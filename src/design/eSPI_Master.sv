==> flow/design.v <==
`timescale 1ns/1ps  
module eSPI_Master #(  
    parameter DATA_WIDTH = 8,  
    parameter CLK_DIVISOR = 4  
  ) (  
    input  logic clk,  
    input  logic reset_n,  
    input  logic start_transaction,  
    input  logic [7:0] command,  
    input  logic [DATA_WIDTH-1:0] write_data,  
    output logic [DATA_WIDTH-1:0] read_data,  
    output logic transaction_done,  
    output logic sclk,  
    output logic cs_n,  
    inout  wire io0  
  );  
  typedef enum logic [1:0] {  
            IDLE,  
            COMMAND_PHASE,  
            TAR_PHASE,  
            RESPONSE_PHASE  
          } state_t;  
  state_t current_state, next_state;  
  logic [7:0] command_reg;  
  logic [DATA_WIDTH-1:0] read_data_reg;  
  logic [DATA_WIDTH-1:0] write_data_reg;  
  logic [$clog2(DATA_WIDTH)-1:0] bit_counter;  
  logic clk_enable;  
  logic [$clog2(CLK_DIVISOR)-1:0] clk_div_counter;  
  logic sclk_d;  
  logic sclk_negedge;  
  logic io0_o;  
  logic io0_t;  
  assign io0 = (io0_t) ? 1'bz : io0_o;  
  always_ff @(posedge clk or negedge reset_n)  
  begin  
    if (!reset_n)  
    begin  
      clk_div_counter <= 0;  
      sclk <= 0;  
    end  
    else if (clk_enable)  
    begin  
      if (clk_div_counter == CLK_DIVISOR-1)  
      begin  
        clk_div_counter <= 0;  
        sclk <= ~sclk;  
      end  
      else  
      begin  
        clk_div_counter <= clk_div_counter + 1;  
      end  
    end  
    else  
    begin  
      clk_div_counter <= 0;  
      sclk <= 0;  
    end  
  end  
  always_ff @(posedge clk or negedge reset_n)  
  begin  
    if (!reset_n)  
    begin  
      sclk_d <= 1'b0;  
    end  
    else  
    begin  
      sclk_d <= sclk;  
    end  
  end  
  assign sclk_negedge = sclk_d & ~sclk;  
  always_ff @(posedge clk or negedge reset_n)  
  begin  
    if (!reset_n)  
    begin  
      current_state    <= IDLE;  
      bit_counter      <= 0;  
      cs_n             <= 1;  
      io0_t            <= 1;  
      read_data_reg    <= 0;  
      transaction_done <= 0;  
    end  
    else  
    begin  
      current_state    <= next_state;  
      transaction_done <= 0;  
      case (current_state)  
        IDLE:  
        begin  
          if (start_transaction)  
          begin  
            command_reg    <= command;  
            write_data_reg <= write_data;  
            cs_n           <= 0;  
            io0_t          <= 0;  
            bit_counter    <= 0;  
          end  
        end  
        COMMAND_PHASE:  
        begin  
          if (sclk_negedge)  
          begin  
            io0_o <= command_reg[7-bit_counter];  
            if (bit_counter == 7)  
            begin  
              io0_t <= 1;  
            end  
            else  
            begin  
              bit_counter <= bit_counter + 1;  
            end  
          end  
        end  
        TAR_PHASE:  
        begin  
          bit_counter <= 0;  
        end  
        RESPONSE_PHASE:  
        begin  
          if (sclk_negedge)  
          begin  
            read_data_reg[DATA_WIDTH-1-bit_counter] <= io0;  
            if (bit_counter == DATA_WIDTH-1)  
            begin  
              cs_n             <= 1;  
              transaction_done <= 1;  
            end  
            else  
            begin  
              bit_counter <= bit_counter + 1;  
            end  
          end  
        end  
      endcase  
    end  
  end  
  always_comb  
  begin  
    next_state = current_state;  
    clk_enable = (current_state != IDLE);  
    read_data  = read_data_reg;  
    case (current_state)  
      IDLE:  
      begin  
        if (start_transaction)  
          next_state = COMMAND_PHASE;  
      end  
      COMMAND_PHASE:  
      begin  
        if (sclk_negedge && bit_counter == 7)  
          next_state = TAR_PHASE;  
      end  
      TAR_PHASE:  
      begin  
        next_state = RESPONSE_PHASE;  
      end  
      RESPONSE_PHASE:  
      begin  
        if (sclk_negedge && bit_counter == DATA_WIDTH-1)  
          next_state = IDLE;  
      end  
    endcase  
  end  
endmodule  
Tool chain data of eSPI_Master
What the tools print for eSPI_Master, step after step. Line numbers count from 1 in the design file above. Operators carry their Yosys type and port widths (W data, S select, Z words). Library cell names are shortened. The mark - stands for no value.

Design top: eSPI_Master. Clock: clk. Standard-cell library: sky130hd. Library corner: tt_025C_1v80.

Word-level counts
Yosys after proc, flatten, opt, wreduce and memory -nomap, before mapping. Memory bits, and registers merged into a memory's read port (data or address), are not among the register bits. Print and check cells are not counted. Equal cells are merged and count once.

Add/sub/neg operators: 4. Under shift-type cells stands 3. The entry for reductions and logical operators reads 15. For bitwise logic cells the number is 6. The entry for mux-type cells reads 23. Eq/ne operators: 15.

Operator list (count): $shift A1 B33 Y8 (1); $shift A1 B33 Y8 const A (1); $neg A32 Y33 (1); $shiftx A8 B32 Y1 (1); $ne A2 B2 Y1 const B (9); $mux W8 (2); $reduce_and A4 Y1 (3); $mux W2 (5); $reduce_and A3 Y1 (3); $pmux W3 S3 (1); $mux W3 (3); $mux W1 (9); $and A8 B8 Y8 (1); $or A8 B8 Y8 (1); $not A8 Y8 (1); $pmux W2 S4 (1); $eq A2 B2 Y1 const B (3); $reduce_bool A2 Y1 (3); $sub A3 B3 Y4 const A (1); $reduce_bool A4 Y1 (1); $pmux W1 S2 (2); $add A3 B1 Y3 const B (1); $eq A3 B3 Y1 const B (1); $reduce_or A3 Y1 (1); $not A1 Y1 (2); $add A2 B1 Y2 const B (1); $eq A2 B1 Y1 const B (1); $ne A2 B1 Y1 const B (1).

Not listed: further kinds 5, cells in them 5.

The figure for output and inout port bits is 12. Under bits in registers stands 29. Elaborated cells: 77. Under input port bits stands 19.

Depth
Depth = most cells in a row (Yosys ltp): at word level without a register or memory, in the mapped netlist without a sequential cell, where the memories' decode and read muxes count.

The figure for word-level depth is 8. The figure for ABC_AREA is 0. The entry for mapped depth reads 6. Under mapped depth without buffers stands 5.

Netlist
Yosys stat after the flow's synthesis: flattened, memories mapped to cells. It holds for the ABC_AREA given above (unset counts as 0); a run with the other value may have another netlist.

Under cell count stands 103. Under buffers stands 2. Chip area (Yosys): 1343.8 um^2. The figure for flip-flops is 28. The figure for area of sequential cells is 747.0 um^2.

Cell types: dfrtp_1 (count 18, total area 450.432 um^2); edfxtp_1 (count 9, total area 270.259 um^2); ha_1 (count 8, total area 100.096 um^2); mux4_2 (count 2, total area 45.043 um^2); mux2_2 (count 3, total area 33.782 um^2); dfstp_2 (count 1, total area 26.275 um^2); o2bb2ai_1 (count 3, total area 26.275 um^2); inv_1 (count 6, total area 22.522 um^2); nand2_1 (count 6, total area 22.522 um^2); mux2i_1 (count 2, total area 20.019 um^2); nor2_1 (count 5, total area 18.768 um^2); a22o_1 (count 2, total area 17.517 um^2); o41ai_1 (count 2, total area 17.517 um^2); and4bb_4 (count 1, total area 16.266 um^2); nor3b_1 (count 2, total area 15.014 um^2); and3_1 (count 2, total area 12.512 um^2); and4bb_2 (count 1, total area 12.512 um^2); nand4_1 (count 2, total area 12.512 um^2).

Not listed: further types 25, cells in them 28.

Worst setup path after synthesis
OpenSTA on the mapped netlist: ideal clock, no wires. The path of least setup slack (recovery checks aside). Input and output delay are each 20% of the period. Register names are those of the netlist, which keeps one name where synthesis merged equal registers.

Path type: reg2reg. Start point: reg bit_counter[1]. End point: reg read_data_reg[4]. Under path buffers stands 1. The figure for stages is 7. The figure for time at the first pin is 0.000 ns. Under slack stands 0.627 ns. For clock period the number is 2.64 ns. Setup time: 0.122 ns. The entry for data arrival time reads 1.892 ns. The figure for data required time is 2.518 ns. For path delay the number is 2.014 ns. Under synthesis period reached stands 2.013 ns.

"path delay" is the arrival time less input delay plus setup time. "stages" counts driving pins, that of a launching flip-flop among them; a cell with two outputs on the path counts twice. "synthesis period reached" = period - worst setup slack (recovery checks aside). The figure is calculated, with input and output delays left at 20% of the set period. Between the ends stands the longest chain of elaborated cells between them, by number of cells; it is not shown to be the way that was timed. Of several equally long chains one is given. Each line given opens the expression or statement behind the cell; cells for indexed reads and writes are added by Yosys, which also makes memories of some case tables. At most two assigning lines are given for a register; there are more. Where a signal picks the word or bit written, the line may be left out of the assigning lines.

Path through: dfrtp_1 ha_1 ha_1 clkbuf_1 nand2_1 or4b_1 a32o_1. Under length of the longest elaborated chain stands 8. Under elaborated cells between the ends (all ways) stands 9. Those cells by class: add/sub (2); shift (2); mux (2); logic (3).

Ends and longest elaborated chain, post-synthesis: start, declared (RTL line 27) `logic [$clog2(DATA_WIDTH)-1:0] bit_counter;`; start, assigned (RTL line 110) `bit_counter <= bit_counter + 1;`; start, assigned (RTL line 130) `bit_counter <= bit_counter + 1;`; $sub A3 B3 Y4 (RTL line 122) `read_data_reg[DATA_WIDTH-1-bit_counter] <= io0;`; $neg A32 Y33 (RTL line 122); $shift A1 B33 Y8 (RTL line 122); $not A8 Y8 (RTL line 122); $and A8 B8 Y8 (RTL line 122); $or A8 B8 Y8 (RTL line 122); $mux W8 (RTL line 120) `if (sclk_negedge)`; $mux W8 (RTL line 87) `case (current_state)`; end, assigned (RTL line 80) `read_data_reg    <= 0;`; end, declared (RTL line 25) `logic [DATA_WIDTH-1:0] read_data_reg;`.

Worst path after layout
From the final timing report of stored run 1: the path of least setup slack in the routed layout; clock arrival at registers is part of the times.

Path type: reg2reg. Start point: reg bit_counter[0]. End point: reg read_data_reg[4]. The entry for data arrival time reads 2.47 ns. The figure for time at the first pin is 0.33 ns. Setup time: 0.09 ns. For clock period the number is 3.7 ns. The figure for stages is 6. The figure for data required time is 3.94 ns. Under path buffers stands 0. Under slack stands 1.47 ns.

Between the ends stands the longest chain of elaborated cells between them, by number of cells; it is not shown to be the way that was timed. Of several equally long chains one is given. At most two assigning lines are given for a register; there are more. Where a signal picks the word or bit written, the line may be left out of the assigning lines.

Path through: dfrtp_1 ha_1 ha_1 nand2_1 or4b_1 a32o_1. Under length of the longest elaborated chain stands 8. Under elaborated cells between the ends (all ways) stands 9. Those cells by class: add/sub (2); shift (2); mux (2); logic (3).

Ends and longest elaborated chain, after layout: start, declared (RTL line 27) `logic [$clog2(DATA_WIDTH)-1:0] bit_counter;`; start, assigned (RTL line 110) `bit_counter <= bit_counter + 1;`; start, assigned (RTL line 130) `bit_counter <= bit_counter + 1;`; $sub A3 B3 Y4 (RTL line 122) `read_data_reg[DATA_WIDTH-1-bit_counter] <= io0;`; $neg A32 Y33 (RTL line 122); $shift A1 B33 Y8 (RTL line 122); $not A8 Y8 (RTL line 122); $and A8 B8 Y8 (RTL line 122); $or A8 B8 Y8 (RTL line 122); $mux W8 (RTL line 120) `if (sclk_negedge)`; $mux W8 (RTL line 87) `case (current_state)`; end, assigned (RTL line 80) `read_data_reg    <= 0;`; end, declared (RTL line 25) `logic [DATA_WIDTH-1:0] read_data_reg;`.

Lab notebook: eSPI_Master

Design eSPI_Master on sky130hd. What follows are 2 stored runs of the flow, each under its own settings; their order means nothing. The constraints put input and output delay at 20% of the set period each and load the outputs with 0.01 pF. "achieved clock period": clock period set for the run, less the worst setup slack. It is reckoned from that one timing run; input and output delays stay at 20% of the period that was set. "time used up by the worst setup path" is the time allowed to the run's worst setup path (the clock period less input and output delay, where it has them) less its slack. Clock arrival times count: a late capture clock shortens it, a late launch clock lengthens it. "total power after layout": no workload was simulated; the value follows from the tool's default switching activity.

Stored run 1 has these settings: period_ns 3.7; CAP_MARGIN 20; CORE_MARGIN 2; CORE_UTILIZATION 40; SLEW_MARGIN 20. The measured Yosys chip area after synthesis is 1343.8 um^2. The die size is 3839.0 um^2. The measured post-layout utilization is 50.6%. For the worst setup slack after layout the run shows 1.473 ns. The total negative slack comes to 0.000 ns. The worst hold slack after layout comes to 0.450 ns. The total power after layout reads 0.9804 mW. For the achieved clock period the run shows 2.227 ns. The time used up by the worst setup path stands at 2.23 ns. Worst setup path kind: reg2reg.

Stored run 2 has these settings: period_ns 2.29; CORE_UTILIZATION 24; PLACE_DENSITY 0.57; CORE_ASPECT_RATIO 0.76; CORE_MARGIN 8; CELL_PAD_IN_SITES_DETAIL_PLACEMENT 1; TNS_END_PERCENT 25; ABC_AREA 0; GPL_TIMING_DRIVEN 1; MAX_ROUTING_LAYER met5; CAP_MARGIN 20; SLEW_MARGIN 20. The measured Yosys chip area after synthesis is 1343.8 um^2. The die size is 8271.6 um^2. The measured post-layout utilization is 32.2%. For the worst setup slack after layout the run shows 0.169 ns. The total negative slack comes to 0.000 ns. The worst hold slack after layout comes to 0.323 ns. The total power after layout reads 1.596 mW. For the achieved clock period the run shows 2.121 ns. The time used up by the worst setup path stands at 2.12 ns. Worst setup path kind: reg2reg.
